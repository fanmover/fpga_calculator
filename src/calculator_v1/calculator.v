==> flow/design.v <==
`timescale 1ns/1ps
module calculator(
	input clock_50M,
	input rst_n,
	input set,
	input [9:0] KEY,
	input Add,
	input Sub,
	input Mul,
	input Div,
	output lcd_rs,
	output lcd_rw,
	output lcd_en,
	output lcd_p,
	output lcd_n,
	output [7:0] lcd_data,
	output [4:0] led);
textlcd_2 textlcd_2(.rst_n(rst_n),
					.clk(clock_50M),
					.set(set),
					.KEY(KEY),
					.Add(Add),.Sub(Sub),.Mul(Mul),.Div(Div),
					.lcd_rs(lcd_rs),
					.lcd_rw(lcd_rw),
					.lcd_en(lcd_en),
					.lcd_p(lcd_p),
					.lcd_n(lcd_n),
					.lcd_data(lcd_data),
					.led(led));
endmodule
`timescale 1ns/1ps
module textlcd_2(
	input rst_n,
	input clk,   
	input set,
	input [9:0] KEY,
	input Add,
	input Sub,
	input Mul,
	input Div,
	output reg lcd_rs,
	output wire lcd_rw,
	output reg lcd_en,
	output wire lcd_p,
	output wire lcd_n,
	output reg [7:0] lcd_data,
	output reg [4:0] led);
assign lcd_n = 1'b0;
assign lcd_p = 1'b1;
assign lcd_rw = 1'b0;  
reg [7:0] A,B,C,OP_Code; 
reg OP_Done, Result_Done, A_KEY_REG,B_KEY_REG;
reg Add_reg, Sub_reg, Mul_reg, Div_reg;
parameter Idle = 5'd0;
parameter Insert_1stNumber = 5'd1;
parameter Insert_OpCode = 5'd2;
parameter Insert_2ndNumber = 5'd3;
parameter Result_Is = 5'd4;
parameter    Mode_Set    =  8'h31; 
parameter	 Cursor_Set  =  8'h0c; 
parameter	 Address_Set =  8'h06; 
parameter	 Clear_Set   =  8'h01; 
function [7:0] ASCII;
	input [7:0] data;
	case(data)
		8'd0:ASCII=8'h30;
		8'd1:ASCII=8'h31;
		8'd2:ASCII=8'h32;
		8'd3:ASCII=8'h33;
		8'd4:ASCII=8'h34;
		8'd5:ASCII=8'h35;
		8'd6:ASCII=8'h36;
		8'd7:ASCII=8'h37;
		8'd8:ASCII=8'h38;
		8'd9:ASCII=8'h39;
		8'd43:ASCII=8'h2b; 
		8'd45:ASCII=8'h2d; 
		8'd42:ASCII=8'h2a; 
		8'd47:ASCII=8'h2f; 
		default:begin ASCII=8'h00; end 
	endcase
endfunction	
reg [4:0] State;
always @(posedge clk or negedge rst_n)
begin
	if(!rst_n)
	begin
		State <= Idle;
		OP_Done <= 1'b0;
		A_KEY_REG <= 1'b0;
		B_KEY_REG <= 1'b0;
		Result_Done <= 1'b0;
		A <= 8'd0;
		B <= 8'd0;
		C <= 8'd0;
		OP_Code <= 8'd43;
		Add_reg <= 1'b0;
		Sub_reg <= 1'b0;
		Mul_reg <= 1'b0;
		Div_reg <= 1'b0;
		led <= 5'b00000;
	end
	else begin
		case(State)
			Idle: begin
				led <= 5'b00001;
				if(set) begin State <= Insert_1stNumber; end
				else begin State <= Idle; end
			end
			Insert_1stNumber: begin
				led <= 5'b00010;
				if(KEY[9:0] && !A_KEY_REG && set) begin
					A_KEY_REG <= 1'b1;
					if(KEY[9]) begin A<=8'd9; end
					else if(KEY[8]) begin A<=8'd8; end
					else if(KEY[7]) begin A<=8'd7; end
					else if(KEY[6]) begin A<=8'd6; end
					else if(KEY[5]) begin A<=8'd5; end
					else if(KEY[4]) begin A<=8'd4; end
					else if(KEY[3]) begin A<=8'd3; end
					else if(KEY[2]) begin A<=8'd2; end
					else if(KEY[1]) begin A<=8'd1; end
					else if(KEY[0]) begin A<=8'd0; end
					else begin A<=8'd0; end
				end 
				else if(~KEY[9:0] && A_KEY_REG && set) begin
					State <= Insert_OpCode;
				end
				else begin
					State <= Insert_1stNumber;
				end
			end
			Insert_OpCode: begin
				led <= 5'b00100;
				if(!OP_Done && set) begin
					if(Add && !OP_Done) begin Add_reg <= 1; OP_Done <= 1; OP_Code <= 8'd43; end
					if(Sub && !OP_Done) begin Sub_reg <= 1; OP_Done <= 1; OP_Code <= 8'd45; end
					if(Mul && !OP_Done) begin Mul_reg <= 1; OP_Done <= 1; OP_Code <= 8'd42; end
					if(Div && !OP_Done) begin Div_reg <= 1; OP_Done <= 1; OP_Code <= 8'd47; end
				end
				else if((Add || Sub || Mul || Div) && OP_Done && set) begin
					State <= Insert_2ndNumber;
				end
				else begin
					State <= Insert_OpCode;
				end
			end
			Insert_2ndNumber: begin
				led <= 5'b01000;
				if(KEY[9:0] && !B_KEY_REG && set) begin
					B_KEY_REG <= 1'b1;
					if(KEY[9]) begin B<=8'd9; end
					else if(KEY[8]) begin B<=8'd8; end
					else if(KEY[7]) begin B<=8'd7; end
					else if(KEY[6]) begin B<=8'd6; end
					else if(KEY[5]) begin B<=8'd5; end
					else if(KEY[4]) begin B<=8'd4; end
					else if(KEY[3]) begin B<=8'd3; end
					else if(KEY[2]) begin B<=8'd2; end
					else if(KEY[1]) begin B<=8'd1; end
					else if(KEY[0]) begin B<=8'd1; end
					else begin B<=8'd0; end
				end 
				else if(~KEY[9:0] && B_KEY_REG && set) begin
					State <= Result_Is;
				end
				else begin
					State <= Insert_2ndNumber;
				end
			end
			Result_Is: begin
				led <= 5'b10000;
				if(!set) begin
					if(Add_reg && !Result_Done) begin C <= A+B; Result_Done <= 1; end
					if(Sub_reg && !Result_Done) begin C <= A-B; Result_Done <= 1; end
					if(Mul_reg && !Result_Done) begin C <= A*B; Result_Done <= 1; end
					if(Div_reg && !Result_Done) begin C <= A/B; Result_Done <= 1; end
				end
				else begin 
					State <= Result_Is;
				end
			end
		endcase
	end
end
reg [31:0] cnt;
reg lcd_clk_en;
always @(posedge clk or negedge rst_n)      
begin 
	if(!rst_n)
		begin
			cnt <= 1'b0;
			lcd_clk_en <= 1'b0;
		end
	else if(cnt==32'h249)
		begin
			lcd_clk_en <= 1'b1;
			cnt <= 1'b0;
		end
	else
		begin
			cnt <= cnt + 1'b1;
			lcd_clk_en <= 1'b0;
		end
end 
wire [7:0] addr;
assign addr = 8'h80;
reg [4:0] lcd_state;
always@(posedge clk or negedge rst_n)
begin
	if(!rst_n)
		begin
			lcd_state <= 1'b0;
			lcd_rs <= 1'b0;
			lcd_en <= 1'b0;
			lcd_data <= 1'b0;   
		end
	else if(lcd_clk_en) begin
			case(lcd_state)
				5'd0: begin                
						lcd_rs <= 1'b0;
						lcd_en <= 1'b1;
						lcd_data <= Mode_Set;   
						lcd_state <= lcd_state + 1'd1;
						end
				5'd1: begin
						lcd_en <= 1'b0;
						lcd_state <= lcd_state + 1'd1;
						end
				5'd2: begin
						lcd_rs <= 1'b0;
						lcd_en <= 1'b1;
						lcd_data <= Cursor_Set;
						lcd_state <= lcd_state + 1'd1;
						end
				5'd3: begin
						lcd_en <= 1'b0;
						lcd_state <= lcd_state + 1'd1;
						end
				5'd4: begin
						lcd_rs <= 1'b0;
						lcd_en <= 1'b1;
						lcd_data <= Address_Set;
						lcd_state <= lcd_state + 1'd1;
						end
				5'd5: begin
						lcd_en <= 1'b0;
						lcd_state <= lcd_state + 1'd1;
						end
				5'd6: begin
						lcd_rs <= 1'b0;
						lcd_en <= 1'b1;
						lcd_data <= Clear_Set;
						lcd_state <= lcd_state + 1'd1;
						end
				5'd7: begin
						lcd_en <= 1'b0;
						lcd_state <= lcd_state + 1'd1;
						end
				5'd8: begin              
						lcd_rs <= 1'b0;
						lcd_en <= 1'b1;
						lcd_data <= addr; 
						lcd_state <= lcd_state + 1'd1;
						end
				5'd9: begin
						lcd_en <= 1'b0;
						lcd_state <= lcd_state + 1'd1;
						end
				5'd10: begin
						lcd_rs <= 1'b1;
						lcd_en <= 1'b1;
						lcd_data <= ASCII(A);    
						lcd_state <= lcd_state + 1'd1;
						 end
				5'd11: begin
						lcd_en <= 1'b0;
						lcd_state <= lcd_state + 1'd1;
						end
				5'd12: begin
						lcd_rs <= 1'b1;
						lcd_en <= 1'b1;
						lcd_data <= ASCII(OP_Code);    
						lcd_state <= lcd_state + 1'd1;
						end
				5'd13: begin
						lcd_en <= 1'b0;
						lcd_state <= lcd_state + 1'd1;
						end
				5'd14: begin
						lcd_rs <= 1'b1;
						lcd_en <= 1'b1;
						lcd_data <= ASCII(B);    
						lcd_state <= lcd_state + 1'd1;
						 end
				5'd15: begin
						lcd_en <= 1'b0;
						lcd_state <= lcd_state + 1'd1;
						end
				5'd16: begin
						lcd_rs <= 1'b1;
						lcd_en <= 1'b1;
						lcd_data <= 8'h3d;    
						lcd_state <= lcd_state + 1'd1;
						end
				5'd17: begin
						lcd_en <= 1'b0;
						lcd_state <= lcd_state + 1'd1;
						end    
				5'd18: begin
						lcd_rs <= 1'b1;
						lcd_en <= 1'b1;
						lcd_data <= ASCII(C);    
						lcd_state <= lcd_state + 1'd1;
						end
				5'd19: begin
						lcd_en <= 1'b0;
						lcd_state <= 5'd8;
					   end
				default: lcd_state <= 5'bxxxxx;
			endcase
	end
end
endmodule 
`timescale 1ns/1ps
module testbench;
	reg clock_50M;
	reg rst_n;
	reg set;
	reg [9:0] KEY;
	reg Add;
	reg Sub;
	reg Mul;
	reg Div;
	wire [7:0] lcd_data;
	wire [4:0] led;
	initial begin
		clock_50M=1;
		Add=0;
		Sub=0;
		Mul=0;
		Div=0;
		rst_n=1;
		#1000
		rst_n=0;
		#1000
		rst_n=1;
		#1000 
		set=1;
		#1000;
		set=0;
		#1000
		KEY=10'b0000000001;
		#1000
		set=1;
		#500;
		set=0;
		KEY=10'b0000000000;
		#1000;
		Add=1;
		#1000;
		set=1;
		#500
		set=0;
		Add=0;
		#1000;
		KEY=10'b0000100000;
		#1000
		set=1;
		#500
		set=0;
		KEY=10'b0000000000;
		#1000
		set=1;
		#500
		set=0;
	end 
	always #10 clock_50M=~clock_50M;
	textlcd_2 textlcd_2(.rst_n      (rst_n ),
					.clk        (clock_50M),
					.set		(set),
					.KEY        (KEY),
					.Add        (Add),
					.Sub        (Sub),
					.Mul        (Mul),
					.Div        (Div),
					.lcd_rs     (lcd_rs),
					.lcd_rw     (lcd_rw),
					.lcd_en     (lcd_en),
					.lcd_p      (lcd_p),
					.lcd_n      (lcd_n),
					.lcd_data   (lcd_data),
					.led        (led));
endmodule
# Reports on calculator
# The steps from the RTL of calculator to its reports follow in flow order.
# Lines are those of the file above, counted from 1.
# Operators carry their Yosys type and port widths (W data, S select, Z words).
# Library cell names are shortened.
# A cell with - has no value.
# inputs
design	calculator
clock	clock_50M
lib	sky130hd
corner	tt_025C_1v80

# Word-level counts
# Source: Yosys, flattened and elaborated, memories not mapped. Widths are those after wreduce. Registers that Yosys merges into a memory's read port (data or address) are not register bits. Print and check cells do not count.
# Yosys's memory passes give these memory sizes; they may raise the number of words (mostly to a power of two), join words into wider ones and drop unused or constant bits.
# classes
addsub	4
multipliers	1
div	1
equal	28
mux	55
logic	2
reduce_and_logical	55
# ops
op	count
$mux W8	29
$pmux W8 S10	1
$div A8 B8 Y8	1
$mul A8 B8 Y8	1
$pmux W5 S5	2
$logic_and A10 B1 Y1	4
$eq A5 B4 Y1 const B	8
$add A32 B1 Y32 const B	1
$eq A32 B10 Y1 const B	1
$mux W32	1
$eq A5 B3 Y1 const B	5
$reduce_or A10 Y1	2
$eq A5 B2 Y1 const B	4
$eq A5 B5 Y1 const B	4
$mux W5	4
$reduce_or A19 Y1	1
$reduce_and A3 Y1	6
$logic_and A1 B1 Y1	15
$mux W1	13
$not A10 Y10	1
$reduce_bool A10 Y1	1
$reduce_and A2 Y1	5
$eq A5 B1 Y1 const B	2
$logic_not A5 Y1	2
$reduce_or A5 Y1	2
$pmux W5 S2	1
$ne A2 B2 Y1 const B	4
$logic_not A2 Y1	4
# Not listed: further kinds 13, cells in them 21.
# bits
reg_bits	98
romBits	1536
n_memories	4
inputBits	17
elab_cells	170
# mem_list
name	words	width	read_ports	wr	line	text
(name not given)	64	6	1	0	65	case(data)
(name not given)	64	6	1	0	65
(name not given)	64	6	1	0	65
(name not given)	64	6	1	0	65

# Depth
# Yosys ltp: most cells in a row. Word level: on the elaborated netlist, between registers, memories and ports. Mapped: between sequential cells and ports; inverters and the memories' decode and read muxes count.
# logic_depth
word_depth	10
ABC_AREA	0
mapped_depth	50
mapped_depth_nobuf	49

# After synthesis
# The flow's flattened synthesis, as Yosys stat reports it; memories are mapped. The netlist is that of the ABC_AREA named above (0 if unset); the other value can give another one.
# by_type
cell_type	count
dfrtp_1	81
ha_1	59
xnor2_1	35
nor2_1	81
o21ai_0	52
nand2_1	55
a21oi_1	38
inv_1	45
a21o_1	17
nor3_1	25
fa_1	6
nand3_1	22
mux2i_1	9
xor2_1	10
o21a_1	11
nand4_1	13
nor4_1	13
dfstp_2	3
# Other cell types: 55; their cells: 151.
# synth_totals
mapped_cells	726
area_um2	6318.6
seq_area_um2	2105.8
ffs	84
buf_cells	22
# The figures by module come from a second, unflattened synthesis with its own total; it is not the netlist above.
# unflattened
hier_cells	717
hier_area_um2	6283.5
# Each row is one instance without its submodules.
# modules
module	n_inst	cells	area_um2
textlcd_2	1	717	6283.5
calculator	1	0	0.0

# Timing after synthesis
# Path of least setup slack by OpenSTA after synthesis, without wires, with an ideal clock, recovery checks aside; 20% of the period is set as input and as output delay. Where synthesis merged equal registers, the netlist keeps one of their names.
# synth_path
kind	reg-to-reg
from	register textlcd_2.B[0]
to	register textlcd_2.C[0]
period_ps	12200
launch_ps	0
t_arrival_ps	9835
setup_slack_ps	2236
path_delay_ps	9964
stages	47
path_buffers	1
period_less_setup_slack_ps	9964
# "path_delay_ps" is the arrival time less input delay plus setup time.
# "stages" counts driving pins, that of a launching flip-flop among them; a cell with two outputs on the path counts twice.
# "period_less_setup_slack_ps" is the clock period less the worst setup slack; recovery checks do not enter. This is arithmetic on one report: input and output delays are still those of the set period (20% each).
# A register here has more assigning lines than the two given.
# synth_via
cell_sequence	dfrtp_1 inv_1 ha_1 nor4b_2 a32o_2 ha_1 o21a_1 nor4bb_1 a21o_1 ha_1 o211a_1 a211oi_1 mux2_2 ha_1 a21o_1 o21ai_0 and2_0 mux2_2 [... 11 more ...] buf_6 nor2_1 a21oi_1 ha_1 o21a_1 o21ai_0 nand2b_1 a21oi_1 and2_1 nand2_1 mux2_1 ha_1 a21oi_1 nor2b_1 a2111oi_0 o211ai_1 a21oi_1 a211oi_1
cells_between	8
cone_lines	4
cone_classes	add/sub (2); mul (1); div (1); mux (4)
# synth_lines
item	line	text
start, declared	51	reg [7:0] A,B,C,OP_Code;
start, assigned	94	B <= 8'd0;
start, assigned	152	if(KEY[9]) begin B<=8'd9; end
end, assigned	95	C <= 8'd0;
end, assigned	174	if(Add_reg && !Result_Done) begin C <= A+B; Result_Done <= 1; end
end, declared	51
# Chain of elaborated cells between the ends: none given.

# Path in the finished layout
# Path of least setup slack in the final report of run A (OpenROAD, finished layout, wires in). Where an end is a register, its clock arrival counts in the times.
# The report prints the path's times to 10 ps; the period is as set.
# layout_path
kind	reg-to-reg
from	register textlcd_2.B[1]
to	register textlcd_2.C[0]
period_ps	7700
launch_ps	350
t_arrival_ps	8950
setup_slack_ps	-1020
stages	49
path_buffers	0
# Between the ends stands the longest chain of elaborated cells between them, by number of cells; it is not shown to be the way that was timed. Of several equally long chains one is given.
# Each line given opens the expression or statement behind the cell; cells for indexed reads and writes are added by Yosys, which also makes memories of some case tables.
# A register here has more assigning lines than the two given.
# layout_via
cell_sequence	dfrtp_2 inv_4 ha_4 nor4b_4 a32o_2 ha_4 o21a_1 o21ai_0 a21o_1 ha_4 o211a_1 a211oi_2 mux2_4 ha_4 a21o_1 o21ai_2 and2_4 mux2i_2 [... 13 more ...] a21oi_4 ha_4 o21a_1 o21ai_2 nand2b_1 a21oi_2 and2_4 nand2_4 mux2i_1 ha_1 o21ai_2 nand2b_1 a21oi_2 nor2b_1 a2111oi_2 o211ai_1 a21oi_1 a211oi_1
elab_chain_cells	2
cells_between	2
cone_lines	1
cone_classes	div (1); mux (1)
# layout_lines
item	line	text
start, declared	51	reg [7:0] A,B,C,OP_Code;
start, assigned	94	B <= 8'd0;
start, assigned	152	if(KEY[9]) begin B<=8'd9; end
$div A8 B8 Y8	177	if(Div_reg && !Result_Done) begin C <= A/B; Result_Done <= 1; end
$mux W8	177
end, assigned	176	if(Mul_reg && !Result_Done) begin C <= A*B; Result_Done <= 1; end
end, assigned	177
end, declared	51

# Record of 2 stored runs of the RTL-to-layout flow on calculator, platform sky130hd. The runs are unordered. Constraints: input delay and output delay 20% of the set period each, output load 0.01 pF.
# "achievedPeriod_ps" is the run's clock period less its worst setup slack. It is reckoned from that one timing run; input and output delays stay at 20% of the period that was set.
# By "worst_path_allowed_less_slack_ps" is meant the share of the clock period that the worst setup path is allowed (20% is reserved at inputs, 20% at outputs), minus its slack. Clock arrival times at its registers enter into it.
# "total_power_uw": no workload was simulated; the value follows from the tool's default switching activity.
# "worst_path_allowed_less_slack_ps" is known to 10 ps.
# Among the settings, n/a means not set for that run.
run	period_ns	CORE_UTILIZATION	CELL_PAD_IN_SITES_GLOBAL_PLACEMENT	CTS_CLUSTER_SIZE	CAP_MARGIN	CORE_MARGIN	SLEW_MARGIN	yosys_chip_area_um2	design_die_area_um2	cell_area_final_um2	fin_ws_ps	final_setup_tns_ps	total_power_uw	achievedPeriod_ps	worst_path_allowed_less_slack_ps	critical_path_type
run A	7.7	16	1	41	20	2	20	6318.6	41097.4	8702.1	-1019	-1656	918	8719	8720	reg-to-reg
run B	14.0	40	n/a	n/a	20	2	20	6318.6	16818.2	7096.8	2429	0	514.5	11571	11570	reg-to-reg
